==> flow/design.v <==
module ALU
  #(
     parameter NB_AB     =   4,  
     parameter NB_OP     =   6,  
     parameter ADD       =   6'b100000,
     parameter SUB       =   6'b100010,
     parameter AND       =   6'b100100,
     parameter OR        =   6'b100101,
     parameter XOR       =   6'b100110,
     parameter SRA       =   6'b000011,
     parameter SRL       =   6'b000010,
     parameter NOR       =   6'b100111
   )
   (
     input           [NB_OP - 1: 0] i_opcode,         
     input   signed  [NB_AB - 1: 0] i_A,              
     input   signed  [NB_AB - 1: 0] i_B,              
     output  signed  [NB_AB - 1: 0] o_result          
   );
  reg signed [NB_AB - 1 : 0]    tmp_reg;
  always @(*)
  begin
    case (i_opcode)
      ADD   :
        tmp_reg = i_A + i_B;
      SUB   :
        tmp_reg = i_A - i_B;
      AND   :
        tmp_reg = i_A & i_B;
      OR    :
        tmp_reg = i_A | i_B;
      XOR   :
        tmp_reg = i_A ^ i_B;
      NOR   :
        tmp_reg = ~(i_A ^ i_B);
      SRA   :
        tmp_reg = i_A >>> i_B;
      SRL   :
        tmp_reg = i_A >> i_B;
      default:
        tmp_reg = {NB_AB{1'bz}};
    endcase
  end
  assign o_result = tmp_reg;
endmodule
module toplevel
  #(
     parameter NB_BTN    =   3,   
     parameter NB_OP     =   6,   
     parameter NB_AB     = 4      
   )
   (
     input [NB_OP - 1 : 0]      i_sw,      
     input [NB_BTN - 1 : 0]     i_btn,     
     input                      i_reset,   
     input                      clock,     
     output [NB_AB - 1 : 0]     o_led      
   );
  reg [NB_AB - 1: 0]     a;          
  reg [NB_AB - 1: 0]     b;          
  reg [NB_OP - 1: 0]     operation;  
  wire [NB_AB - 1: 0]     wire_a;
  wire [NB_AB - 1: 0]     wire_b;
  wire [NB_OP - 1: 0]     wire_operation;
  always @(posedge clock)  
  begin
     if(i_reset)begin  
        a           <=   {NB_AB{1'b0}};
        b           <=   {NB_AB{1'b0}};
        operation   <=   {NB_OP{1'b0}};
    end
    case(i_btn)        
      3'b001  :
        a <= i_sw[NB_AB-1 : 0];
      3'b010  :
        b <= i_sw[NB_AB-1 : 0];
      3'b100  :
        operation <= i_sw[NB_OP-1 : 0];
    endcase
  end
  assign wire_a             =   a;
  assign wire_b             =   b;
  assign wire_operation     =   operation;
  ALU  
    #(
      .NB_AB(NB_AB),
      .NB_OP(NB_OP),
      .ADD(6'b100000),
      .SUB(6'b100010),
      .AND(6'b100100),
      .OR (6'b100101),
      .XOR(6'b100110),
      .SRA(6'b000011),
      .SRL(6'b000010),
      .NOR(6'b100111)
    )
    u_ALU
    (
      .i_opcode(wire_operation),
      .i_A(wire_a             ),
      .i_B(wire_b             ),
      .o_result(o_led         )
    );
endmodule
# From RTL to reports: toplevel
# The steps from the RTL of toplevel to its reports follow in flow order.
# Lines are those of the file above, counted from 1.
# The mark - stands for no value.
# design
top_module,toplevel
clk_port,clock
lib,sky130hd
lib_corner,tt_025C_1v80

# After elaboration
# Yosys after proc, flatten, opt, wreduce and memory -nomap, before mapping. Memory bits, and registers merged into a memory's read port (data or address), are not among the register bits. Print and check cells are not counted. Equal cells are merged and count once.
# bits
reg_bits,14
out_inout_bits,4
in_bits,11
# op_classes
n_eq,11
logic,4
n_mux,6
reduce_and_logical,3
n_addsub,2
shifts,2
# op_table
operator,count
6-bit equality test with constant B,6
4-bit parallel mux with 8-bit select,1
6-bit by 2-bit equality test with 1-bit output with constant B,2
6-bit two-way mux,2
4-bit two-way mux,3
2-bit nonzero test,3
4-bit adder,1
4-bit subtractor,1
4-bit bitwise AND,1
4-bit OR,1
4-bit XOR,1
4-bit by 4-bit right shift with 4-bit output,1
4-bit by 4-bit >>> shifter with 4-bit output,1
4-bit NOT,1
3-bit by 1-bit equality test with 1-bit output with constant B,1
3-bit by 2-bit equality test with 1-bit output with constant B,1
3-bit equality test with constant B,1

# Depth
# Depth = most cells in a row (Yosys ltp): at word level without a register or memory, in the mapped netlist without a sequential cell, where the memories' decode and read muxes count.
# depth
word_depth,3
abc_area,0
mapped_depth,9
mapped_depth_nobuf,8

# After synthesis
# Source: synth_stat.txt of the flow (Yosys; design flattened, memories mapped). It holds for the ABC_AREA given above (unset counts as 0); a run with the other value may have another netlist.
# mapped
seqArea_um2,420.4
n_buf,5
yosys_area_um2,1276.2
ffs,14
cells,135
# by_type
cell_type,count
sky130_fd_sc_hd__edfxtp_1,14
sky130_fd_sc_hd__ha_1,13
sky130_fd_sc_hd__and2_1,15
sky130_fd_sc_hd__xnor2_1,7
sky130_fd_sc_hd__a21oi_1,8
sky130_fd_sc_hd__mux2i_1,4
sky130_fd_sc_hd__inv_1,9
sky130_fd_sc_hd__nor2_1,9
sky130_fd_sc_hd__nor2b_1,4
sky130_fd_sc_hd__nor3_1,5
sky130_fd_sc_hd__nand2_1,6
sky130_fd_sc_hd__nor3b_1,3
sky130_fd_sc_hd__fa_1,1
sky130_fd_sc_hd__nor3b_4,1
sky130_fd_sc_hd__or2_1,3
sky130_fd_sc_hd__xor2_1,2
sky130_fd_sc_hd__a211oi_1,2
sky130_fd_sc_hd__a21o_1,2
# Not listed: further types 22, cells in them 27.
# The figures by module come from a second, unflattened synthesis with its own total; it is not the netlist above.
# unflattened
cells_unflattened,136
hier_area_um2,1335.0
# Rows give one instance, submodules left out.
# by_module
mod,n_cells,instances,mod_area_um2
ALU,102,1,770.7
toplevel,34,1,564.3

# Worst setup path after synthesis
# Source: OpenSTA report_checks on the synthesized netlist (no wires, ideal clock, input and output delay 20% of the period each), path of least setup slack; recovery checks are left aside. Register names are those of the netlist, which keeps one name where synthesis merged equal registers.
# synth_path
kind,register -> output
from,register b[0]
to,output port o_led[3]
t_required_ns,2.184
arrival_ns,1.954
driving_pins,10
n_path_buf,1
period_ns,2.73
path_delay_ns,1.954
path_slack_ns,0.230
period_less_setup_slack_ns,2.5
# "path_delay_ns" = arrival - input delay + setup time.
# A path that ends at an output port has no setup time.
# "driving_pins" counts driving pins, that of a launching flip-flop among them; a cell with two outputs on the path counts twice.
# "period_less_setup_slack_ns" is the clock period less the worst setup slack; recovery checks do not enter. This is arithmetic on one report: input and output delays are still those of the set period (20% each).
# synth_between
path_cell_list,sky130_fd_sc_hd__edfxtp_1 -> sky130_fd_sc_hd__buf_2 -> sky130_fd_sc_hd__inv_1 -> sky130_fd_sc_hd__ha_1 -> sky130_fd_sc_hd__mux2i_1 -> sky130_fd_sc_hd__ha_1 -> sky130_fd_sc_hd__a21o_1 -> sky130_fd_sc_hd__a21oi_1 -> sky130_fd_sc_hd__xnor2_1 -> sky130_fd_sc_hd__o21ai_1
# synth_rtl
element,line_no,source
"start, declared",60,reg [NB_AB - 1: 0]     b;
"start, assigned",69,b           <=   {NB_AB{1'b0}};
"start, assigned",76,b <= i_sw[NB_AB-1 : 0];
"end, declared",57,output [NB_AB - 1 : 0]     o_led
# Chain of elaborated cells between the ends: none given.

# Timing after layout
# Path of least setup slack in the final report of flow run A (OpenROAD, finished layout, wires in). Where an end is a register, its clock arrival counts in the times.
# layout_path
kind,register -> output
from,register operation[3]
to,output port o_led[2]
t_required_ns,2.34
path_slack_ns,0.09
period_ns,2.93
arrival_ns,2.25
driving_pins,9
n_path_buf,1
# Between the ends stands the longest chain of elaborated cells between them, by number of cells; it is not shown to be the way that was timed. Of several equally long chains one is given.
# Each line given opens the expression or statement behind the cell; cells for indexed reads and writes are added by Yosys, which also makes memories of some case tables.
# layout_between
path_cell_list,sky130_fd_sc_hd__edfxtp_1 -> sky130_fd_sc_hd__nor3_2 -> sky130_fd_sc_hd__nand3_1 -> sky130_fd_sc_hd__mux2i_2 -> sky130_fd_sc_hd__fa_1 -> sky130_fd_sc_hd__xnor2_1 -> sky130_fd_sc_hd__o22a_1 -> sky130_fd_sc_hd__o311ai_1 -> sky130_fd_sc_hd__buf_2
elab_chain_len,2
cone_cells,9
lines_between,1
classes_between,8 x eq/ne; 1 x mux
# layout_rtl
element,line_no,source
"start, declared",61,reg [NB_OP - 1: 0]     operation;
"start, assigned",70,operation   <=   {NB_OP{1'b0}};
"start, assigned",78,operation <= i_sw[NB_OP-1 : 0];
6-bit by 2-bit equality test with 1-bit output,23,case (i_opcode)
4-bit parallel mux with 8-bit select,23,
"end, declared",57,output [NB_AB - 1 : 0]     o_led

# Design toplevel on sky130hd. What follows are 2 stored runs of the flow, each under its own settings; their order means nothing. The constraints put input and output delay at 20% of the set period each and load the outputs with 0.01 pF.
# "achievedPeriod_ns" is the run's clock period less its worst setup slack. It is reckoned from that one timing run; input and output delays stay at 20% of the period that was set.
# By "totalPower_uw" is meant OpenSTA's value without simulated activity: inputs other than the clock are taken to toggle once in ten clock periods, and the tool carries that through the logic.
# A setting shown as . is not set for that run.
run name,period_ns,CAP_MARGIN,CORE_MARGIN,CORE_UTILIZATION,SLEW_MARGIN,SETUP_SLACK_MARGIN,PLACE_DENSITY,CELL_PAD_IN_SITES_GLOBAL_PLACEMENT,CELL_PAD_IN_SITES_DETAIL_PLACEMENT,TNS_END_PERCENT,GPL_TIMING_DRIVEN,GPL_ROUTABILITY_DRIVEN,CTS_CLUSTER_SIZE,CTS_CLUSTER_DIAMETER,synth_chip_area_um2,final_die_area_um2,post_route_util_pct,fin_ws_ns,total_negative_slack_ns,timing.hold.ws_ns,totalPower_uw,achievedPeriod_ns
flow run A,2.93,20,2,40,20,.,.,.,.,.,.,.,.,.,1276.2,3658.4,50.7,0.090,0.000,0.971,606.9,2.840
flow run B,2.47,20,2,53,20,0.55,0.42,0,0,25,1,1,27,73,1276.2,2816.4,71.6,-0.224,-0.511,0.872,737.6,2.694
